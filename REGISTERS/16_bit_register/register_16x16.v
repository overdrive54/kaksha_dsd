==> flow/design.v <==
`timescale 1ns / 1ps
module write (
    input wire clk,
    input wire reset,
    input wire write_enable,
    input wire [3:0] write_add,
    input wire [15:0] write_val,
    output reg [255:0] reg_flat
);
always @(posedge clk) begin
    if (reset) begin
        reg_flat <= 256'b0;
    end
    else if (write_enable) begin
        reg_flat[write_add*16 +: 16] <= write_val;
    end
end
endmodule
module read (
    input wire [3:0] read_1_add,
    input wire [3:0] read_2_add,
    input wire [255:0] reg_flat,
    output wire [15:0] read_1_val,
    output wire [15:0] read_2_val
);
assign read_1_val = reg_flat[read_1_add*16 +: 16];
assign read_2_val = reg_flat[read_2_add*16 +: 16];
endmodule
module register_16x16(
    input wire clk,
    input wire reset,
    input wire write_read_enable,     
    input wire [3:0] write_add,       
    input wire [15:0] write_val,      
    input wire [3:0] read_1_add,      
    input wire [3:0] read_2_add,      
    output wire [15:0] read_1_val,    
    output wire [15:0] read_2_val     
);
wire [255:0] registers_flat;
wire write_en = ~write_read_enable;
write write_inst (
    .clk(clk),
    .reset(reset),
    .write_enable(write_en),
    .write_add(write_add),
    .write_val(write_val),
    .reg_flat(registers_flat)
);
read read_inst (
    .read_1_add(read_1_add),
    .read_2_add(read_2_add),
    .reg_flat(registers_flat),
    .read_1_val(read_1_val),
    .read_2_val(read_2_val)
);
endmodule
From RTL to reports: register_16x16. Tool output for the design above, in the order of the flow. Lines are those of the file above, counted from 1. Library cell names are shortened. Not given: -

Top: register_16x16. Clock port: clk. Standard-cell library: sky130hd. Timing corner: tt_025C_1v80.

After elaboration. Counts by Yosys on the flattened word-level netlist (proc, flatten, opt, wreduce; memories kept). Register bits leave out memories and registers merged into their read ports (data or address); mux counts leave out enables and synchronous resets folded into registers. Print and check cells are left out. Cells with the same type and inputs are merged into one.

The entry for add/subtract/negate cells reads 1. Multipliers: 0. For divide/modulo/power cells the number is 0. Under $lt $le $gt $ge stands 0. Under eq/ne operators stands 0. Shift-type cells: 4. The figure for mux-type cells is 0. The figure for bitwise gates (word level) is 3. Reductions and logical operators: 0.

Operators with widths (number): indexed select 256 x 9 -> 16 bit (2); variable shift 16 x 33 -> 256 bit (1); variable shift 16 x 33 -> 256 bit with constant A (1); bitwise AND 256 bit (1); OR 256 bit (1); NOT 256 bit (1); negator 8 -> 33 bit (1).

Under register bits stands 256. For latch bits the number is 0. Under RAM bits stands 0. The entry for bits in read-only memories reads 0. For clocked read ports x word width the number is 0. The figure for memories is 0. For input bits the number is 31. The entry for output and inout bits reads 32. Under cells after elaboration stands 9.

Longest topological paths. Longest topological path by Yosys (ltp), each cell counted once; first at word level (registers and memories cut), then after technology mapping (sequential cells cut; the memories' decode and read muxes count).

Word-level depth: 5. For ABC_AREA the number is 0. Mapped depth: 11. For mapped depth without buffers the number is 6.

Netlist. The flow's flattened synthesis, as Yosys stat reports it; memories are mapped. The netlist is that of the ABC_AREA named above (0 if unset); the other value can give another one.

Cell types: dfxtp_1 (number 256, area in all 5.12E+03 um^2); mux4_2 (number 128, area in all 2.88E+03 um^2); o32ai_1 (number 96, area in all 840.806 um^2); nand2_1 (number 177, area in all 664.387 um^2); a21oi_1 (number 96, area in all 480.461 um^2); a22oi_1 (number 64, area in all 480.461 um^2); o21ai_0 (number 81, area in all 405.389 um^2); inv_1 (number 99, area in all 371.606 um^2); nand3b_1 (number 48, area in all 360.346 um^2); clkbuf_1 (number 80, area in all 300.288 um^2); nand2b_1 (number 32, area in all 200.192 um^2); mux2i_1 (number 16, area in all 160.154 um^2); buf_2 (number 23, area in all 115.11 um^2); nand3_1 (number 19, area in all 95.091 um^2); buf_1 (number 19, area in all 71.318 um^2); buf_6 (number 6, area in all 67.565 um^2); a2111oi_4 (number 2, area in all 55.053 um^2); nor2b_1 (number 7, area in all 43.792 um^2).

Not listed: further types 30, cells in them 53.

For standard cells after synthesis the number is 1302. For chip area (Yosys) the number is 13165.1 um^2. The figure for area of sequential cells is 5124.9 um^2. For flip-flop cells the number is 256. Under buffers stands 135.

The figures by module come from a second, unflattened synthesis with its own total; it is not the netlist above.

Under cells (unflattened synthesis) stands 1202. Under area (unflattened synthesis) stands 14153.6 um^2.

Each row is one instance without its submodules.

By module: write (instances 1, cells 927, area 10256.1 um^2, sequential area 5124.9 um^2); read (instances 1, cells 274, area 3893.7 um^2, sequential area 0.0 um^2); register_16x16 (instances 1, cells 1, area 3.8 um^2, sequential area 0.0 um^2).

Worst setup path after synthesis. Path of least setup slack by OpenSTA after synthesis, without wires, with an ideal clock, recovery checks aside; 20% of the period is set as input and as output delay. Where synthesis merged equal registers, the netlist keeps one of their names.

Path type: input to output. Start: input read_1_add[0]. End: output read_1_val[10]. The entry for period reads 5.77 ns. External input delay: 1.154 ns. The entry for external output delay reads 1.154 ns. The figure for launch time at the first pin is 1.154 ns. The figure for data arrival time is 2.656 ns. The entry for data required time reads 4.616 ns. The entry for setup slack reads 1.960 ns. The figure for path delay is 1.502 ns. For stages the number is 5. Under buffers on the path stands 2. Synthesis period reached: 3.81 ns.

"path delay" = arrival - input delay + setup time. A path that ends at an output port has no setup time. "stages" counts driving pins, that of a launching flip-flop among them; a cell with two outputs on the path counts twice. "synthesis period reached" = period - worst setup slack (recovery checks aside). The figure is calculated, with input and output delays left at 20% of the set period. Between the ends stands the longest chain of elaborated cells between them, by number of cells; it is not shown to be the way that was timed. Of several equally long chains one is given. A line is the first line of the expression or statement that the cell stems from. Yosys adds cells for indexed reads and writes and turns some case tables into memories.

Path through: clkbuf_1 buf_2 mux4_2 a22oi_1 nand2_1. Cells in the longest elaborated chain: 1. Elaborated cells on any way between the ends: 1. The entry for RTL lines with such cells reads 1. Those cells by class: shift: 1.

Ends and longest elaborated chain, post-synthesis: start: declaration (RTL line 35) `input wire [3:0] read_1_add,`; indexed select 256 x 9 -> 16 bit (RTL line 26) `assign read_1_val = reg_flat[read_1_add*16 +: 16];`; end: declaration (RTL line 37) `output wire [15:0] read_1_val,`.

Timing after layout. Path of least setup slack in the final report of stored run 1 (OpenROAD, finished layout, wires in). Where an end is a register, its clock arrival counts in the times.

Path type: input to output. Start: input read_2_add[3]. End: output read_2_val[11]. The entry for period reads 3.22 ns. External input delay: 0.64 ns. The entry for external output delay reads 0.64 ns. The figure for launch time at the first pin is 0.64 ns. The figure for data arrival time is 2.55 ns. The entry for data required time reads 2.58 ns. The entry for setup slack reads 0.03 ns. For stages the number is 6. Under buffers on the path stands 3.

Between the ends stands the longest chain of elaborated cells between them, by number of cells; it is not shown to be the way that was timed. Of several equally long chains one is given.

Path through: clkdlybuf4s50_1 nor2b_2 buf_12 a22oi_1 nand2_1 clkdlybuf4s50_1. Cells in the longest elaborated chain: 1. Elaborated cells on any way between the ends: 1. The entry for RTL lines with such cells reads 1. Those cells by class: shift: 1.

Ends and longest elaborated chain, post-layout: start: declaration (RTL line 36) `input wire [3:0] read_2_add,`; indexed select 256 x 9 -> 16 bit (RTL line 27) `assign read_2_val = reg_flat[read_2_add*16 +: 16];`; end: declaration (RTL line 38) `output wire [15:0] read_2_val`.

==> results <==
Design register_16x16 on sky130hd. What follows are 2 stored runs of the flow, each under its own settings; their order means nothing. The constraints put input and output delay at 20% of the set period each and load the outputs with 0.01 pF. By "critical path time" is meant the share of the clock period that the worst setup path is allowed (20% is reserved at inputs, 20% at outputs), minus its slack. Clock arrival times at its registers enter into it. "power consumption": no workload was simulated; the value follows from the tool's default switching activity.

Stored run 1 has these settings: period_ns 3.22; CORE_UTILIZATION 26; CAP_MARGIN 20; CORE_MARGIN 2; SLEW_MARGIN 20. The measured final worst hold slack is 0.471 ns. The standard-cell area after layout reads 16,211.8 um^2. The measured power consumption is 0.007274 W. The measured total negative slack is 0.000 ns. The worst setup slack after layout reads 0.030 ns. The total die area reads 52,450.2 um^2. The measured final utilization is 32.4%. For the critical path time the run shows 1.90 ns. Worst setup path type: input to output. The measured synthesis area is 13,165.1 um^2.

Stored run 2 has these settings: period_ns 4.01; CORE_UTILIZATION 44; SETUP_SLACK_MARGIN -0.08; CORE_ASPECT_RATIO 0.81; CELL_PAD_IN_SITES_GLOBAL_PLACEMENT 1; ABC_AREA 1; GPL_TIMING_DRIVEN 0; GPL_ROUTABILITY_DRIVEN 1; CTS_CLUSTER_SIZE 15; CTS_CLUSTER_DIAMETER 135; CAP_MARGIN 5; SLEW_MARGIN 15; CORE_MARGIN 2. The measured final worst hold slack is 0.478 ns. The standard-cell area after layout reads 17,307.8 um^2. The measured power consumption is 0.0062 W. The measured total negative slack is -1.568 ns. The worst setup slack after layout reads -0.155 ns. The total die area reads 37,248.8 um^2. The measured final utilization is 49.0%. For the critical path time the run shows 2.56 ns. Worst setup path type: input to output. The measured synthesis area is 15,713.8 um^2.
