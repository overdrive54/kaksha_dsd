==> flow/design.v <==
`timescale 1ns / 1ps
module wallace_tree #(
    parameter W  = 32,
    parameter g = 4
)(
    input  wire [(8*W)-1:0] pp_flat,
    input  wire signed [W-1:0] acc_in,
    output wire [(W)+g-1:0] row0,
    output wire [(W)+g-1:0] row1
);
    localparam WT = (W) + g;   
    wire [WT-1:0] pp [0:7];
    genvar j;
    generate
        for (j = 0; j < 8; j = j + 1) begin
            wire [W-1:0] pp_w;
            assign pp_w = pp_flat[(j+1)*W-1 -: W];
            assign pp[j] = {{(WT-W){pp_w[W-1]}}, pp_w};
        end
    endgenerate
    wire [WT-1:0] product_ext;
    assign product_ext = {{(WT-W){acc_in[W-1]}}, acc_in};
    wire [WT-1:0] s1_0, c1_0;
    wire [WT-1:0] s1_1, c1_1;
    wire [WT-1:0] s1_2, c1_2;
    genvar i;
    generate
        for (i = 0; i < WT; i = i + 1) begin
            fa fa1 (pp[0][i], pp[1][i], pp[2][i], s1_0[i], c1_0[i]);
            fa fa2 (pp[3][i], pp[4][i], pp[5][i], s1_1[i], c1_1[i]);
            fa fa3 (pp[6][i], pp[7][i], product_ext[i], s1_2[i], c1_2[i]);
        end
    endgenerate
    wire [WT-1:0] c1_0s = {c1_0[WT-2:0], 1'b0};
    wire [WT-1:0] c1_1s = {c1_1[WT-2:0], 1'b0};
    wire [WT-1:0] c1_2s = {c1_2[WT-2:0], 1'b0};
    wire [WT-1:0] c2_0, c2_1,s2_0,s2_1;
    wire [WT-1:0] c2_0s, c2_1s;
    generate
        for (i = 0; i < WT; i = i + 1) begin
            fa fa4 (s1_0[i], c1_0s[i], s1_2[i], s2_0[i], c2_0[i]);
            fa fa5 (s1_1[i], c1_1s[i], c1_2s[i], s2_1[i], c2_1[i]);
        end
    endgenerate
    assign c2_0s = {c2_0[WT-2:0], 1'b0};
    assign c2_1s = {c2_1[WT-2:0], 1'b0};
    wire [WT-1:0] c3_0,s3_0;
    wire [WT-1:0] c3_0s;
    generate
        for (i = 0; i < WT; i = i + 1) begin
            fa fa6 (s2_0[i], c2_0s[i], s2_1[i], s3_0[i], c3_0[i]);
        end
    endgenerate
    assign c3_0s = {c3_0[WT-2:0], 1'b0};
    wire [WT-1:0] c4_0;
    generate
        for (i = 0; i < WT; i = i + 1) begin
            fa fa7 (s3_0[i], c3_0s[i], c2_1s[i], row0[i], c4_0[i]);
        end
    endgenerate
    assign row1 = {c4_0[WT-2:0], 1'b0};
endmodule
module multiplier_16bit #(
parameter W=16,
parameter g=4
) (
    input  wire clk,
    input  wire rst,
    input  wire signed [W-1:0] a,
    input  wire signed [W-1:0] b,
    output reg  signed [2*W-1:0] product,
    output reg  signed [W-1:0]   a_out,
    output reg  signed [W-1:0]   b_out
);
    localparam WT = (2*W)+g;
    reg signed [2*W-1:0] acc_reg;
    wire signed [(8*2*W)-1:0] pp_flat;
    booth_radix4 booth (
        .a(a),
        .b(b),
        .pp_flat(pp_flat)
    );
    wire signed [WT-1:0] row0, row1;
    wallace_tree wt (
        .pp_flat(pp_flat),
        .acc_in (acc_reg),
        .row0   (row0),
        .row1   (row1)
    );
    wire signed [WT-1:0] final_sum_wide;
    carry_skip_adder cpa (
        .a   (row0),
        .b   (row1),
        .cin (1'b0),
        .sum (final_sum_wide),
        .cout()
    );
    always @(posedge clk) begin
        if (rst) begin
            product <= 0;
            acc_reg <= 0;
            a_out   <= 0;
            b_out   <= 0;
        end else begin
            product <= final_sum_wide[2*W-1:0];
            acc_reg <= final_sum_wide[2*W-1:0];
            a_out <= a;
            b_out <= b;
        end
    end
endmodule
module cla_4bit (
    input  wire [3:0] a, b,
    input  wire       cin,
    output wire [3:0] sum,
    output wire       cout,
    output wire       prop
);
    wire [3:0] g, p;
    wire [4:0] c;
    assign p = a ^ b;
    assign g = a & b;
    assign c[0] = cin;
    assign c[1] = g[0] | (p[0] & c[0]);
    assign c[2] = g[1] | (p[1] & c[1]);
    assign c[3] = g[2] | (p[2] & c[2]);
    assign c[4] = g[3] | (p[3] & c[3]);
    assign sum  = p ^ c[3:0];
    assign cout = c[4];
    assign prop = &p;
endmodule
module carry_skip_adder #(
    parameter W = 16,
    parameter g = 4
)(
    input  wire [(W*2)+g-1:0] a, b,
    input  wire         cin,
    output wire [(W*2)+g-1:0] sum,
    output wire         cout
);
    localparam WT = (2*W)+g;
    localparam BLOCKS = WT / 4;
    wire [BLOCKS:0] c;
    wire [BLOCKS-1:0] block_prop;
    assign c[0] = cin;
    genvar i;
    generate
        for (i = 0; i < BLOCKS; i = i + 1) begin : CSA
            wire cout_i;
            cla_4bit cla (
                .a   (a[i*4 +: 4]),
                .b   (b[i*4 +: 4]),
                .cin (c[i]),
                .sum (sum[i*4 +: 4]),
                .cout(cout_i),
                .prop(block_prop[i])
            );
            assign c[i+1] = block_prop[i] ? c[i] : cout_i;
        end
    endgenerate
    assign cout = c[BLOCKS];
endmodule
module booth_radix4 #(
    parameter W = 16
)(
    input  wire signed [W-1:0] a,
    input  wire signed [W-1:0] b,
    output wire signed [(8*2*W)-1:0] pp_flat
);
    wire signed [W:0]   a_ext = {a[W-1], a};
    wire        [W+1:0] b_ext = {b[W-1], b, 1'b0};
    genvar i;
    generate
        for (i = 0; i < 8; i = i + 1) begin : BOOTH
            wire [2:0] booth_bits = b_ext[2*i +: 3];
            reg  signed [W+1:0] mult;
            wire signed [2*W-1:0] pp_i;
            always @(*) begin
                case (booth_bits)
                    3'b000,
                    3'b111: mult = 0;
                    3'b001,
                    3'b010: mult = {{a_ext[W]}, a_ext};
                    3'b011: mult = {a_ext, 1'b0};
                    3'b100: mult = -{a_ext, 1'b0};
                    3'b101,
                    3'b110: mult = -{{a_ext[W]}, a_ext};
                    default: mult = 0;
                endcase
            end
            assign pp_i = $signed(mult) <<< (2*i);
            assign pp_flat[(i+1)*2*W-1 -: 2*W] = pp_i;
        end
    endgenerate
endmodule
module fa (
    input  wire a,
    input  wire b,
    input  wire c,
    output wire sum,
    output wire carry
);
    assign sum   = a ^ b ^ c;
    assign carry = (a & b) | (b & c) | (a & c);
endmodule
From RTL to reports: multiplier_16bit
What the tools print for multiplier_16bit, step after step.
Line numbers count from 1 in the design file above.
Operators: Yosys type, input widths -> output width; for muxes data width and select width s.
Cell names lack the library's common part.
{"block": "design", "design": "multiplier_16bit", "clk_port": "clk", "lib": "sky130hd", "pvt_corner": "tt_025C_1v80"}

Word level
Counts by Yosys on the flattened word-level netlist (proc, flatten, opt, wreduce; memories kept). Register bits leave out memories and registers merged into their read ports (data or address); mux counts leave out enables and synchronous resets folded into registers. Print and check cells are left out. Cells with the same type and inputs are merged into one.
{"block": "classes", "n_addsub": 2, "n_eq": 52, "n_mux": 15, "bitwise": 1131, "reduce_logical": 36}
{"block": "op_table", "operator": "$pmux 18 s5", "n": 7}
{"block": "op_table", "operator": "$and 1x1->1", "n": 477}
{"block": "op_table", "operator": "$or 1x1->1", "n": 320}
{"block": "op_table", "operator": "$xor 1x1->1", "n": 310}
{"block": "op_table", "operator": "$eq 3x3->1 const B", "n": 28}
{"block": "op_table", "operator": "$pmux 18 s4", "n": 1}
{"block": "op_table", "operator": "$xor 4x4->4", "n": 16}
{"block": "op_table", "operator": "$reduce_or 2->1", "n": 21}
{"block": "op_table", "operator": "$eq 3x2->1 const B", "n": 14}
{"block": "op_table", "operator": "$neg 18->18", "n": 2}
{"block": "op_table", "operator": "$and 4x4->4", "n": 7}
{"block": "op_table", "operator": "$reduce_and 4->1", "n": 7}
{"block": "op_table", "operator": "$logic_not 3->1", "n": 8}
{"block": "op_table", "operator": "$eq 3x1->1 const B", "n": 7}
{"block": "op_table", "operator": "$mux 1", "n": 7}
{"block": "op_table", "operator": "$eq 2x2->1 const B", "n": 2}
{"block": "op_table", "operator": "$and 3x3->3", "n": 1}
{"block": "op_table", "operator": "$eq 2x1->1 const B", "n": 1}
{"block": "word_totals", "reg_bits": 64, "inputBits": 34, "out_inout_bits": 64, "wordCells": 1239}

Depth
Depth = most cells in a row (Yosys ltp): at word level without a register or memory, in the mapped netlist without a sequential cell, where the memories' decode and read muxes count.
{"block": "depth", "word_depth": 77, "ABC_AREA": 0, "ltp_mapped": 60}

Mapped cells and area
Yosys stat after the flow's synthesis: flattened, memories mapped to cells. It holds for the ABC_AREA given above (unset counts as 0); a run with the other value may have another netlist.
Totals and module areas in this step are rounded.
{"block": "mapped", "cell_count": 1543, "yosys_area_um2": 12600, "seq_area_um2": 1280, "ffs": 64, "buf_cells": 171}
{"block": "types", "cell_type": "fa_1", "n": 172, "area_total_um2": 3.44E+03}
{"block": "types", "cell_type": "dfxtp_1", "n": 64, "area_total_um2": 1.28E+03}
{"block": "types", "cell_type": "inv_1", "n": 199, "area_total_um2": 746.966}
{"block": "types", "cell_type": "ha_1", "n": 54, "area_total_um2": 675.648}
{"block": "types", "cell_type": "a221oi_1", "n": 66, "area_total_um2": 578.054}
{"block": "types", "cell_type": "nand2_1", "n": 117, "area_total_um2": 439.171}
{"block": "types", "cell_type": "xnor2_1", "n": 50, "area_total_um2": 437.92}
{"block": "types", "cell_type": "o21ai_0", "n": 85, "area_total_um2": 425.408}
{"block": "types", "cell_type": "mux2i_1", "n": 41, "area_total_um2": 410.394}
{"block": "types", "cell_type": "nor2_1", "n": 103, "area_total_um2": 386.621}
{"block": "types", "cell_type": "a21oi_1", "n": 74, "area_total_um2": 370.355}
{"block": "types", "cell_type": "clkbuf_1", "n": 98, "area_total_um2": 367.853}
{"block": "types", "cell_type": "nor2b_1", "n": 49, "area_total_um2": 306.544}
{"block": "types", "cell_type": "buf_4", "n": 36, "area_total_um2": 270.259}
{"block": "types", "cell_type": "xor2_1", "n": 20, "area_total_um2": 175.168}
{"block": "types", "cell_type": "nor3_1", "n": 34, "area_total_um2": 170.163}
{"block": "types", "cell_type": "a22oi_1", "n": 19, "area_total_um2": 142.637}
{"block": "types", "cell_type": "o22ai_1", "n": 18, "area_total_um2": 112.608}
Not listed: further types 58, cells in them 244.
The figures by module come from a second, unflattened synthesis with its own total; it is not the netlist above.
{"block": "hier_totals", "cells_unflattened": 1675, "area_unflattened_um2": 15500}
Rows give one instance, submodules left out.
{"block": "modules", "module": "booth_radix4", "instances": 1, "cells": 1052, "area_um2": 6470, "seq_area_um2": 0.0}
{"block": "modules", "module": "fa", "instances": 252, "cells": 1, "area_um2": 20.0, "seq_area_um2": 0.0}
{"block": "modules", "module": "multiplier_16bit", "instances": 1, "cells": 136, "area_um2": 1920, "seq_area_um2": 1280}
{"block": "modules", "module": "cla_4bit", "instances": 9, "cells": 19, "area_um2": 176, "seq_area_um2": 0.0}
{"block": "modules", "module": "wallace_tree", "instances": 1, "cells": 37, "area_um2": 274, "seq_area_um2": 0.0}
{"block": "modules", "module": "carry_skip_adder", "instances": 1, "cells": 27, "area_um2": 173, "seq_area_um2": 0.0}

Path before layout
OpenSTA on the mapped netlist: ideal clock, no wires. The path of least setup slack (recovery checks aside). Input and output delay are each 20% of the period. Register names are those of the netlist, which keeps one name where synthesis merged equal registers.
{"block": "synth_timing", "kind": "input to register", "start": "input port a[0]", "end": "register acc_reg[31]", "tclk_ns": 24.9, "setup_time_ns": 0.072, "launch_ns": 4.980, "arrival_time_ns": 19.651, "required_time_ns": 24.828, "setup_slack_ns": 5.177, "path_delay_ns": 14.743, "path_stages": 59, "path_buffers": 3, "synth_period_reached_ns": 19.723}
"path_delay_ns" = arrival - input delay + setup time.
"path_stages": output pins that drive a net of the path, with the launching flip-flop's if there is one; two outputs of one cell count as two.
"synth_period_reached_ns" is the clock period less the worst setup slack; recovery checks do not enter. This is arithmetic on one report: input and output delays are still those of the set period (20% each).
{"block": "synth_between", "cell_sequence": "clkbuf_1 > clkinv_1 > ha_1 > buf_1 > clkbuf_1 > mux2i_1 > o22ai_1 > ha_1 > fa_1 > ha_1 > ha_1 > ha_1 > nand4_1 > and2_1 > fa_1 > fa_1 > inv_1 > fa_1 > [... 23 more ...] > a21o_1 > fa_1 > fa_1 > fa_1 > fa_1 > mux2_2 > fa_1 > fa_1 > fa_1 > fa_1 > mux2_2 > fa_1 > fa_1 > fa_1 > xnor2_1 > xnor2_1 > xnor2_1 > mux2i_1", "cone_cells": 1148, "lines_between": 14}
{"block": "synth_lines", "element": "start, declared", "line_no": 69, "rtl": "input  wire signed [W-1:0] a,"}
{"block": "synth_lines", "element": "end, assigned", "line_no": 101, "rtl": "acc_reg <= 0;"}
{"block": "synth_lines", "element": "end, assigned", "line_no": 106, "rtl": "acc_reg <= final_sum_wide[2*W-1:0];"}
{"block": "synth_lines", "element": "end, declared", "line_no": 76, "rtl": "reg signed [2*W-1:0] acc_reg;"}
Chain of elaborated cells between the ends: none given.

Timing after layout
Path of least setup slack in the final report of run 1 (OpenROAD, finished layout, wires in). Where an end is a register, its clock arrival counts in the times.
{"block": "layout_timing", "kind": "input to register", "start": "input port a[0]", "end": "register acc_reg[31]", "tclk_ns": 22.9, "setup_time_ns": 0.07, "launch_ns": 4.58, "arrival_time_ns": 21.14, "required_time_ns": 23.22, "setup_slack_ns": 2.08, "path_stages": 59, "path_buffers": 1}
The rows between start and end are the longest chain of elaborated cells between them; the timing report does not say that the signal goes this way. Where chains are equally long, one stands for them.
A line is the first line of the expression or statement that the cell stems from. Yosys adds cells for indexed reads and writes and turns some case tables into memories.
{"block": "layout_between", "cell_sequence": "clkdlybuf4s50_1 > clkinv_1 > ha_1 > or3b_1 > nand2_1 > xnor2_1 > nand2_1 > o21ai_0 > fa_1 > inv_1 > fa_1 > inv_1 > ha_1 > ha_1 > fa_1 > fa_1 > inv_1 > fa_1 > [... 23 more ...] > a21o_1 > fa_1 > fa_1 > fa_1 > fa_1 > mux2_2 > fa_1 > fa_1 > fa_1 > fa_1 > mux2_2 > fa_1 > fa_1 > fa_1 > xnor2_1 > xnor2_1 > xnor2_1 > mux2i_1", "elab_chain_cells": 73, "cone_cells": 1148, "lines_between": 14}
{"block": "layout_lines", "element": "start, declared", "line_no": 69, "rtl": "input  wire signed [W-1:0] a,"}
{"block": "layout_lines", "element": "$neg 18->18", "line_no": 187, "rtl": "3'b110: mult = -{{a_ext[W]}, a_ext};"}
{"block": "layout_lines", "element": "$pmux 18 s4", "line_no": 179, "rtl": "case (booth_bits)"}
{"block": "layout_lines", "element": "$xor 1x1->1 x4", "line_no": 203, "rtl": "assign sum   = a ^ b ^ c;"}
{"block": "layout_lines", "element": "$xor 4x4->4", "line_no": 121, "rtl": "assign p = a ^ b;"}
{"block": "layout_lines", "element": "$and 1x1->1", "line_no": 126, "rtl": "assign c[3] = g[2] | (p[2] & c[2]);"}
{"block": "layout_lines", "element": "$or 1x1->1", "line_no": 126}
{"block": "layout_lines", "element": "$and 1x1->1", "line_no": 127, "rtl": "assign c[4] = g[3] | (p[3] & c[3]);"}
{"block": "layout_lines", "element": "[... 56 more ...]"}
{"block": "layout_lines", "element": "$and 1x1->1", "line_no": 124, "rtl": "assign c[1] = g[0] | (p[0] & c[0]);"}
{"block": "layout_lines", "element": "$or 1x1->1", "line_no": 124}
{"block": "layout_lines", "element": "$and 1x1->1", "line_no": 125, "rtl": "assign c[2] = g[1] | (p[1] & c[1]);"}
{"block": "layout_lines", "element": "$or 1x1->1", "line_no": 125}
{"block": "layout_lines", "element": "$and 1x1->1", "line_no": 126}
{"block": "layout_lines", "element": "$or 1x1->1", "line_no": 126}
{"block": "layout_lines", "element": "$xor 4x4->4", "line_no": 128, "rtl": "assign sum  = p ^ c[3:0];"}
{"block": "layout_lines", "element": "end, assigned", "line_no": 101, "rtl": "acc_reg <= 0;"}
{"block": "layout_lines", "element": "end, assigned", "line_no": 106, "rtl": "acc_reg <= final_sum_wide[2*W-1:0];"}
{"block": "layout_lines", "element": "end, declared", "line_no": 76, "rtl": "reg signed [2*W-1:0] acc_reg;"}

==> results <==
Stored flow runs of multiplier_16bit (2 of them; Yosys, OpenROAD, sky130hd). They differ in their settings and are not a sequence. Constraints: input delay and output delay 20% of the set period each, output load 0.01 pF.
"achieved_period_ns": clock period set for the run, less the worst setup slack. It is reckoned from that one timing run; input and output delays stay at 20% of the period that was set.
"worst_path_time_ns" = time allowed to the worst setup path (clock period - input delay - output delay, where it has them) - its slack; a late launch clock adds to it, a late capture clock takes from it.
Values from the reports are rounded here.

{"run": "run 1", "settings": { "period_ns": 22.9, "CAP_MARGIN": 20, "CORE_MARGIN": 2, "CORE_UTILIZATION": 40, "SLEW_MARGIN": 20 }, "results": { "tns_setup_ns": 0.000, "final_die_area_um2": 33000, "ws_hold_ns": 0.650, "finish.stdcell_area_um2": 14000, "achieved_period_ns": 20.820, "final_setup_ws_ns": 2.08, "yosys_chip_area_um2": 12600, "worst_path_time_ns": 16.24, "critical_path_kind": "input to register", "final_util_frac": 0.447 }}
{"run": "run 2", "settings": { "period_ns": 23.7, "CORE_UTILIZATION": 29, "SETUP_SLACK_MARGIN": -1.48, "PLACE_DENSITY": 0.88, "CELL_PAD_IN_SITES_GLOBAL_PLACEMENT": 2, "CELL_PAD_IN_SITES_DETAIL_PLACEMENT": 2, "TNS_END_PERCENT": 80, "GPL_ROUTABILITY_DRIVEN": 1, "CTS_CLUSTER_SIZE": 93, "SLEW_MARGIN": 40, "CAP_MARGIN": 20, "CORE_MARGIN": 2 }, "results": { "tns_setup_ns": 0.000, "final_die_area_um2": 45200, "ws_hold_ns": 0.738, "finish.stdcell_area_um2": 14300, "achieved_period_ns": 21.723, "final_setup_ws_ns": 1.98, "yosys_chip_area_um2": 12600, "worst_path_time_ns": 16.98, "critical_path_kind": "input to register", "final_util_frac": 0.333 }}
